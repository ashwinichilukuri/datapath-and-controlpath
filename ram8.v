==> flow/design.v <==
module ram8(in,out,clk,wea,add,reset);
input reset;
input clk,wea;
input[7:0] in;
output[7:0] out;
input[2:0] add;
reg[7:0]RAM[7:0];
reg[7:0] out;
always@ (posedge clk)
begin
if(!reset)
begin
if(wea)
RAM[add]<=in;	
else
out<=RAM[add];
end
end
endmodule
Tool chain data of ram8. What the tools print for ram8, step after step. Line numbers count from 1 in the design file above. The mark n/a stands for no value.

Top module: ram8. Clock port: clk. Library: sky130hd. Corner: tt_025C_1v80.

Word-level counts. Counts by Yosys on the flattened word-level netlist (proc, flatten, opt, wreduce; memories kept). Register bits leave out memories and registers merged into their read ports (data or address); mux counts leave out enables and synchronous resets folded into registers. Print and check cells are left out. Cells with the same type and inputs are merged into one. Yosys's memory passes give these memory sizes; they may raise the number of words (mostly to a power of two), join words into wider ones and drop unused or constant bits.

The entry for flip-flop bits (word level) reads 0. The figure for RAM bits is 64. For clocked read ports x word width the number is 8. The entry for memory cells reads 1. The entry for input bits reads 14. The figure for output and inout bits is 8. For word-level cells the number is 10.

The entry for multiplexer cells reads 6. Bitwise gates (word level): 2. Under reductions and logical operators stands 1.

Memory list: RAM (words 8, width 8, read ports 1, write ports 1, line 7) `reg[7:0]RAM[7:0];`.

Operators by type and width (number): 8-bit two-way mux (2); 3-bit two-way mux (2); 1-bit NOT (2); 2-bit AND reduction (1); 1-bit two-way mux (2).

Longest topological paths. Longest topological path by Yosys (ltp), each cell counted once; first at word level (registers and memories cut), then after technology mapping (sequential cells cut; the memories' decode and read muxes count).

Under depth after elaboration stands 2. For ABC_AREA the number is 0. Under depth in mapped cells stands 6. For gate-level depth less buffers the number is 4.

Mapped cells and area. The flow's flattened synthesis, as Yosys stat reports it; memories are mapped. The netlist is that of the ABC_AREA named above (0 if unset); the other value can give another one.

Cells by type: sky130_fd_sc_hd__edfxtp_1 (number 72, area in all 2.16E+03 µm²); sky130_fd_sc_hd__mux4_1 (number 10, area in all 262.752 µm²); sky130_fd_sc_hd__mux4_2 (number 4, area in all 90.086 µm²); sky130_fd_sc_hd__mux2_2 (number 6, area in all 67.565 µm²); sky130_fd_sc_hd__mux2i_1 (number 3, area in all 30.029 µm²); sky130_fd_sc_hd__nor2_1 (number 7, area in all 26.275 µm²); sky130_fd_sc_hd__buf_12 (number 1, area in all 20.019 µm²); sky130_fd_sc_hd__buf_2 (number 3, area in all 15.014 µm²); sky130_fd_sc_hd__mux2_4 (number 1, area in all 15.014 µm²); sky130_fd_sc_hd__nand3b_1 (number 2, area in all 15.014 µm²); sky130_fd_sc_hd__nand2b_1 (number 2, area in all 12.512 µm²); sky130_fd_sc_hd__buf_6 (number 1, area in all 11.261 µm²); sky130_fd_sc_hd__nand2_1 (number 3, area in all 11.261 µm²); sky130_fd_sc_hd__nor3_1 (number 2, area in all 10.01 µm²); sky130_fd_sc_hd__o21ai_0 (number 2, area in all 10.01 µm²); sky130_fd_sc_hd__o311ai_0 (number 1, area in all 8.758 µm²); sky130_fd_sc_hd__or3b_2 (number 1, area in all 8.758 µm²); sky130_fd_sc_hd__clkbuf_1 (number 2, area in all 7.507 µm²); sky130_fd_sc_hd__nand3_1 (number 1, area in all 5.005 µm²).

For mapped cells the number is 124. Under chip area (Yosys) stands 2788.9 µm². The figure for area of sequential cells is 2162.1 µm². Under flip-flop cells stands 72. The entry for buffer cells reads 7.

Worst setup path after synthesis. Source: OpenSTA report_checks on the synthesized netlist (no wires, ideal clock, input and output delay 20% of the period each), path of least setup slack; recovery checks are left aside. Register names are those of the netlist, which keeps one name where synthesis merged equal registers.

Path kind: in2reg. From: input add[2]. To: memory RAM[0][0]. Under period stands 2.5 ns. For input delay the number is 0.500 ns. The entry for setup time reads 0.383 ns. Under launch time at the first pin stands 0.500 ns. Data arrival time: 1.829 ns. For data required time the number is 2.117 ns. Under setup slack stands 0.287 ns. Path delay: 1.712 ns. The figure for driving pins on the path is 3. The entry for buffers on the path reads 1. The figure for synthesis period reached is 2.213 ns.

"path delay" = arrival - input delay + setup time. "driving pins on the path": output pins that drive a net of the path, with the launching flip-flop's if there is one; two outputs of one cell count as two. "synthesis period reached" is the clock period less the worst setup slack; recovery checks do not enter. This is arithmetic on one report: input and output delays are still those of the set period (20% each). Between the ends stands the longest chain of elaborated cells between them, by number of cells; it is not shown to be the way that was timed. Of several equally long chains one is given. Each line given opens the expression or statement behind the cell; cells for indexed reads and writes are added by Yosys, which also makes memories of some case tables.

Cells stage by stage: sky130_fd_sc_hd__clkbuf_1 -> sky130_fd_sc_hd__or3b_2 -> sky130_fd_sc_hd__nor3_1. Length of the longest elaborated chain: 2. Elaborated cells on any way between the ends: 2. The figure for source lines of those cells is 2. Those cells by class: mux: 2.

Ends and longest elaborated chain, post-synthesis: start: declaration (line 6) `input[2:0] add;`; 3-bit two-way mux (line 13) `if(wea)`; 3-bit two-way mux (line 11) `if(!reset)`; end: declaration (line 7) `reg[7:0]RAM[7:0];`.

Path in the finished layout. Path of least setup slack in the final report of stored run 1 (OpenROAD, finished layout, wires in). Where an end is a register, its clock arrival counts in the times.

Path kind: in2reg. From: input add[0]. To: register out[2]. Under period stands 2.72 ns. For input delay the number is 0.54 ns. The entry for setup time reads 0.24 ns. Under launch time at the first pin stands 0.54 ns. Data arrival time: 2.11 ns. For data required time the number is 2.81 ns. Under setup slack stands 0.69 ns. The figure for driving pins on the path is 4. The entry for buffers on the path reads 2.

Cells stage by stage: sky130_fd_sc_hd__clkdlybuf4s50_1 -> sky130_fd_sc_hd__buf_12 -> sky130_fd_sc_hd__mux4_1 -> sky130_fd_sc_hd__mux2_2.

Ends and longest elaborated chain, after layout: start: declaration (line 6) `input[2:0] add;`; end: declaration (line 5) `output[7:0] out;`.

Chain of elaborated cells between the ends: none given.

Lab notebook: ram8

Settings and measured results of 2 stored flow runs for module ram8 (sky130hd), not sorted in any way. The constraints put input and output delay at 20% of the set period each and load the outputs with 0.01 pF. "achieved period" means the clock period less the worst setup slack. The figure is calculated, with input and output delays left at 20% of the set period. "worst path time" means the part of the period allowed to the worst setup path (the constraints hold back 20% at inputs and 20% at outputs) less its slack; where the path has registers, the arrival times of their clocks count too. "power consumption" rests on the timing tool's default activity at the inputs, not on a simulated workload.

Files of stored run 1:
==> flow/run.sh <==
#!/bin/bash
# the make line also repeats the synthesis and layout settings of config.mk as NAME=value (left out here)
make -C /OpenROAD-flow-scripts/flow DESIGN_CONFIG=/design/flow/config.mk WORK_HOME=/design/flow/orfs CLKGATE_MAP_FILE= finish
==> flow/config.mk <==
export PLATFORM = sky130hd
export DESIGN_NAME = ram8
export DESIGN_NICKNAME = ram8
export VERILOG_FILES = /design/flow/design.v
export SDC_FILE = /design/flow/constraint.sdc
export NUM_CORES = 4
export LEC_CHECK = 0
export ABC_AREA = 0
export CAP_MARGIN = 20
export CELL_PAD_IN_SITES_GLOBAL_PLACEMENT = 0
export CORE_MARGIN = 5
export CORE_UTILIZATION = 58
export HOLD_SLACK_MARGIN = -0.02
export MAX_ROUTING_LAYER = met5
export PLACE_DENSITY = 0.82
export SLEW_MARGIN = 20
export TNS_END_PERCENT = 55
==> flow/constraint.sdc <==
create_clock -name core_clock -period 2.72 [get_ports {clk}]
set_input_delay 0.5440 -clock core_clock [delete_from_list [all_inputs] [get_ports {clk}]]
set_output_delay 0.5440 -clock core_clock [all_outputs]
set_load 0.01 [all_outputs]

Results of stored run 1. The area inside the die boundary stands at 6295.6 µm². The final setup TNS stands at 0.000 ns. The measured achieved period is 2.025 ns. The power consumption is 0.002346 W. The measured utilization after routing is 0.727. For the setup slack of the critical path the run shows 0.695 ns. The cell area after synthesis reads 2788.9 µm². The standard-cell area of the final layout comes to 3409.5 µm². The worst path time comes to 1.48 ns. Type of the worst setup path: in2reg. The worst hold slack stands at 0.733 ns.

Files of stored run 2:
==> flow/run.sh <==
#!/bin/bash
# the make line also repeats the synthesis and layout settings of config.mk as NAME=value (left out here)
make -C /OpenROAD-flow-scripts/flow DESIGN_CONFIG=/design/flow/config.mk WORK_HOME=/design/flow/orfs CLKGATE_MAP_FILE= finish
==> flow/config.mk <==
export PLATFORM = sky130hd
export DESIGN_NAME = ram8
export DESIGN_NICKNAME = ram8
export VERILOG_FILES = /design/flow/design.v
export SDC_FILE = /design/flow/constraint.sdc
export NUM_CORES = 4
export LEC_CHECK = 0
export CAP_MARGIN = 35
export CORE_MARGIN = 2
export CORE_UTILIZATION = 40
export CTS_CLUSTER_SIZE = 36
export MAX_ROUTING_LAYER = met4
export PLACE_DENSITY_LB_ADDON = 0.12
export SETUP_SLACK_MARGIN = 0.75
export SLEW_MARGIN = 30
==> flow/constraint.sdc <==
create_clock -name core_clock -period 3.9 [get_ports {clk}]
set_input_delay 0.7800 -clock core_clock [delete_from_list [all_inputs] [get_ports {clk}]]
set_output_delay 0.7800 -clock core_clock [all_outputs]
set_load 0.01 [all_outputs]

Results of stored run 2. The area inside the die boundary stands at 7656.2 µm². The final setup TNS stands at 0.000 ns. The measured achieved period is 2.406 ns. The power consumption is 0.0015 W. The measured utilization after routing is 0.494. For the setup slack of the critical path the run shows 1.494 ns. The cell area after synthesis reads 2788.9 µm². The standard-cell area of the final layout comes to 3336.9 µm². The worst path time comes to 1.63 ns. Type of the worst setup path: in2reg. The worst hold slack stands at 0.730 ns.
